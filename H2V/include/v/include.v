==> flow/design.v <==
module Concat(
    input clock,
    input ready,
	output reg  listA_req,
    input       listA_ack,
    input [7:0] listA_value,
    input       listA_value_valid,
	output reg  listB_req,
    input       listB_ack,
    input [7:0] listB_value,
    input       listB_value_valid,
	input            req,
	output reg       ack,
	output reg [7:0] value,
	output reg       value_valid
    );
    reg lastSelectA;
    wire selectA;
    assign selectA = lastSelectA & (listA_ack ? listA_value_valid : 1'b1);
    always @(posedge clock) begin
        if(ready)
            lastSelectA <= selectA;
        else
            lastSelectA <= 1;
    end
    always @(*) begin
        if(selectA) begin
            listA_req = req;
            ack = listA_ack;
            value = listA_value;
            value_valid = listA_value_valid;
            listB_req = 0;
        end else begin
            listB_req = req;
            ack = listB_ack;
            value = listB_value;
            value_valid = listB_value_valid;
            listA_req = 0;
        end
    end
endmodule
module Cons(
    input clock,
    input ready,
    input [7:0] head,
	output reg  tail_req,
    input       tail_ack,
    input [7:0] tail_value,
    input       tail_value_valid,
	input            req,
	output reg       ack,
	output reg [7:0] value,
    output reg       value_valid
    );
    reg headShown;
    reg selectHead;
    reg lastReq;
    reg headAck;
    always @(posedge clock) begin
        lastReq <= req;
        if(ready) begin
            if(~lastReq & req) begin
                headAck <= 1;
                headShown <= 1;
                if(headShown)
                    selectHead <= 0;
            end else begin
                headAck <= 0;
            end
        end else begin
            headShown <= 0;
            selectHead <= 1;
            headAck <= 0;
        end
    end
    always @(*) begin
        if(selectHead) begin
            ack = headAck;
            value = head;
            value_valid = 1;
            tail_req = 0;
        end else begin
            tail_req = req;
            ack = tail_ack;
            value = tail_value;
            value_valid = tail_value_valid;
        end
    end
endmodule
module Hold(
    input clock,
    input ready,
    input x,
    output reg y
    );
    always @(posedge clock)
        y <= ready ? y | x : 0;
endmodule
module ListMux(
    input ready,
    input cond,
    input            out_req,
    output reg       out_ack,
    output reg [7:0] out_value,
    output reg       out_value_valid,
    output reg       true_req,
    input            true_ack,
    input [7:0]      true_value,
    input            true_value_valid,
    output reg       false_req,
    input            false_ack,
    input [7:0]      false_value,
    input            false_value_valid
    );
    always @(*) begin
        if(~ready) begin
            true_req = 1'b0;
            false_req = 1'b0;
            out_ack = 1'b0;
            out_value = 8'hFF;
            out_value_valid = 1'b0;
        end else if(cond) begin
            true_req = out_req;
            out_ack = true_ack;
            out_value = true_value;
            out_value_valid = true_value_valid;
            false_req = 1'b0;
        end else begin
            false_req = out_req;
            out_ack = false_ack;
            out_value = false_value;
            out_value_valid = false_value_valid;
            true_req = 1'b0;
        end
    end
endmodule
module Decons(
    input clock,
    input ready,
    output reg  done,
	output reg  list_req,
    input       list_ack,
    input [7:0] list_value,
    input       list_value_valid,
    output reg [7:0] head,
    output reg       head_valid,
	input            tail_req,
	output reg       tail_ack,
	output reg [7:0] tail_value,
    output reg       tail_value_valid
    );
    reg nextDone;
    always @(posedge clock) begin
        if(ready) begin
            done <= done | nextDone;
            if(~done & list_ack) begin
                nextDone <= 1'b1;
                head <= list_value;
                head_valid <= list_value_valid;
            end else begin
                nextDone <= 1'b0;
            end
        end else begin
            done <= 1'b0;
            nextDone <= 1'b0;
            head <= 8'hFF;
            head_valid = 1'b0;
        end
    end
    always @(*) begin
        list_req = ready & ~done;
        if(done) begin
            list_req = tail_req;
            tail_ack = list_ack;
            tail_value = list_value;
            tail_value_valid = list_value_valid;
        end else begin
            list_req = ready & ~nextDone;
            tail_ack = 1'b0;
            tail_value = 8'hFF;
            tail_value_valid = 1'b0;
        end
    end
endmodule
Reports on Decons
The steps from the RTL of Decons to its reports follow in flow order.
Line numbers count from 1 in the design file above.
Library cell names are shortened.
{ "setup": {"top": "Decons", "clock": "clock", "lib": "sky130hd", "pvt_corner": "tt_025C_1v80"} }

Elaborated design
Source: Yosys, flattened and elaborated, memories not mapped. Widths are those after wreduce; folded enables and synchronous resets count as part of the registers. Registers that Yosys merges into a memory's read port (data or address) are not register bits. Print and check cells do not count. Equal cells are merged and count once.
{ "word_totals": {"regBits": 11, "inputBits": 13, "out_inout_bits": 21, "elab_cells": 14} }
{ "op_classes": {"n_mux": 5, "logic": 5} }
{ "ops": {"columns": ["cell", "count"], "rows": [
  ["two-way mux 8 bit", 1],
  ["two-way mux 1 bit", 4],
  ["bitwise AND 1 bit", 2],
  ["NOT 1 bit", 2],
  ["OR 1 bit", 1]
]} }

Logic depth
Depth = most cells in a row (Yosys ltp): at word level without a register or memory, in the mapped netlist without a sequential cell, where the memories' decode and read muxes count.
{ "depth": {"ltp_word": 3, "ABC_AREA": 0, "ltp_mapped": 4, "ltp_nobuf": 2} }

After synthesis
Source: synth_stat.txt of the flow (Yosys; design flattened, memories mapped). It holds for the ABC_AREA given above (unset counts as 0); a run with the other value may have another netlist.
{ "mapped": {"cell_count": 58, "synth_area_um2": 530.5, "ff_cells": 11, "n_buf": 5} }
{ "types": {"columns": ["cell_type", "count", "area_total_um2"], "rows": [
  ["dfxtp_1", 11, 220.211],
  ["nand3b_1", 8, 60.058],
  ["o211ai_1", 7, 52.55],
  ["nand2b_1", 8, 50.048],
  ["inv_1", 8, 30.029],
  ["buf_6", 2, 22.522],
  ["and2_1", 3, 18.768],
  ["nor2b_4", 1, 13.763],
  ["o211ai_2", 1, 12.512],
  ["buf_2", 2, 10.01],
  ["mux2i_1", 1, 10.01],
  ["a22o_1", 1, 8.758],
  ["nand2_1", 2, 7.507],
  ["nor2b_1", 1, 6.256],
  ["clkbuf_1", 1, 3.754],
  ["nor2_1", 1, 3.754]
]} }

Worst setup path after synthesis
Source: OpenSTA report_checks on the synthesized netlist (no wires, ideal clock, input and output delay 20% of the period each), path of least setup slack; recovery checks are left aside. Register names are those of the netlist, which keeps one name where synthesis merged equal registers.
{ "synth_timing": {"path_type": "register -> output", "startpoint": "register done", "endpoint": "output list_req", "period_ns": 1.75, "t_first_pin_ns": 0.000, "t_arrival_ns": 0.919, "required_time_ns": 1.400, "path_slack_ns": 0.481, "path_delay_ns": 0.919, "driving_pins": 4, "n_path_buf": 1, "period_less_setup_slack_ns": 1.269} }
"path_delay_ns" is the arrival time less input delay plus setup time.
A path that ends at an output port has no setup time.
"driving_pins" counts driving pins, that of a launching flip-flop among them; a cell with two outputs on the path counts twice.
"period_less_setup_slack_ns" = period - worst setup slack (recovery checks aside). The figure is calculated, with input and output delays left at 20% of the set period.
The rows between start and end are the longest chain of elaborated cells between them; the timing report does not say that the signal goes this way. Where chains are equally long, one stands for them.
Each line given opens the expression or statement behind the cell; cells for indexed reads and writes are added by Yosys, which also makes memories of some case tables.
{ "synth_between": {"cell_sequence": "dfxtp_1 -> buf_2 -> nor2_1 -> a22o_1", "elab_chain_cells": 1} }
{ "synth_lines": {"columns": ["element", "line", "source"], "rows": [
  ["start, declared", 140, "output reg  done,"],
  ["start, assigned", 155, "done <= done | nextDone;"],
  ["start, assigned", 164, "done <= 1'b0;"],
  ["two-way mux 1 bit", 172, "if(done) begin"],
  ["end, declared", 141, "output reg list_req,"]
]} }

Timing after layout
Path of least setup slack in the final report of run 1 (OpenROAD, finished layout, wires in). Where an end is a register, its clock arrival counts in the times.
{ "layout_timing": {"path_type": "input -> output", "startpoint": "input list_ack", "endpoint": "output tail_ack", "period_ns": 2.05, "input_delay_ns": 0.41, "t_first_pin_ns": 0.41, "t_arrival_ns": 1.55, "required_time_ns": 1.64, "path_slack_ns": 0.09, "driving_pins": 3, "n_path_buf": 2} }
The rows between start and end are the longest chain of elaborated cells between them; the timing report does not say that the signal goes this way. Where chains are equally long, one stands for them.
{ "layout_between": {"cell_sequence": "clkdlybuf4s50_1 -> and2_1 -> clkdlybuf4s50_1", "elab_chain_cells": 1} }
{ "layout_lines": {"columns": ["element", "line", "source"], "rows": [
  ["start, declared", 142, "input       list_ack,"],
  ["two-way mux 1 bit", 172, "if(done) begin"],
  ["end, declared", 148, "output reg tail_ack,"]
]} }

Memo
Re: implementation data of Decons

Measured results for Decons: 2 stored runs of the Yosys and OpenROAD flow on sky130hd. The settings differ; the order carries no meaning. The constraints put input and output delay at 20% of the set period each and load the outputs with 0.01 pF.
"achieved clock period (ns)" means the clock period less the worst setup slack. The figure is calculated, with input and output delays left at 20% of the set period.
"worst setup path time (ns)" = time allowed to the worst setup path (clock period - input delay - output delay, where it has them) - its slack; a late launch clock adds to it, a late capture clock takes from it.
By "finish__power__total" is meant OpenSTA's value without simulated activity: inputs other than the clock are taken to toggle once in ten clock periods, and the tool carries that through the logic.

settings of run 1
{
  "period_ns": 2.05,
  "CAP_MARGIN": 20,
  "CORE_MARGIN": 2,
  "CORE_UTILIZATION": 40,
  "SLEW_MARGIN": 20
}
report of run 1
yosys chip area after synthesis (um^2): 530.5
finish__design__die__area: 1633.8
finish__design__instance__area__stdcell: 893.4
finish__design__instance__utilization: 0.7041
finish__timing__setup__ws: 0.092
finish__timing__setup__tns: 0.000
finish__timing__hold__ws: 0.462
finish__power__total: 5.397e-04
achieved clock period (ns): 1.958
worst setup path time (ns): 1.14
worst setup path kind: input -> output

settings of run 2
{
  "period_ns": 1.16,
  "CORE_UTILIZATION": 17,
  "PLACE_DENSITY_LB_ADDON": 0.27,
  "CORE_ASPECT_RATIO": 1.29,
  "CORE_MARGIN": 4,
  "CELL_PAD_IN_SITES_DETAIL_PLACEMENT": 2,
  "TNS_END_PERCENT": 95,
  "ABC_AREA": 0,
  "CTS_CLUSTER_DIAMETER": 221,
  "SLEW_MARGIN": 25,
  "CAP_MARGIN": 20
}
report of run 2
yosys chip area after synthesis (um^2): 530.5
finish__design__die__area: 4085.6
finish__design__instance__area__stdcell: 1052.3
finish__design__instance__utilization: 0.3606
finish__timing__setup__ws: -0.164
finish__timing__setup__tns: -1.782
finish__timing__hold__ws: 0.467
finish__power__total: 1.020e-03
achieved clock period (ns): 1.324
worst setup path time (ns): 1.09
worst setup path kind: register -> output
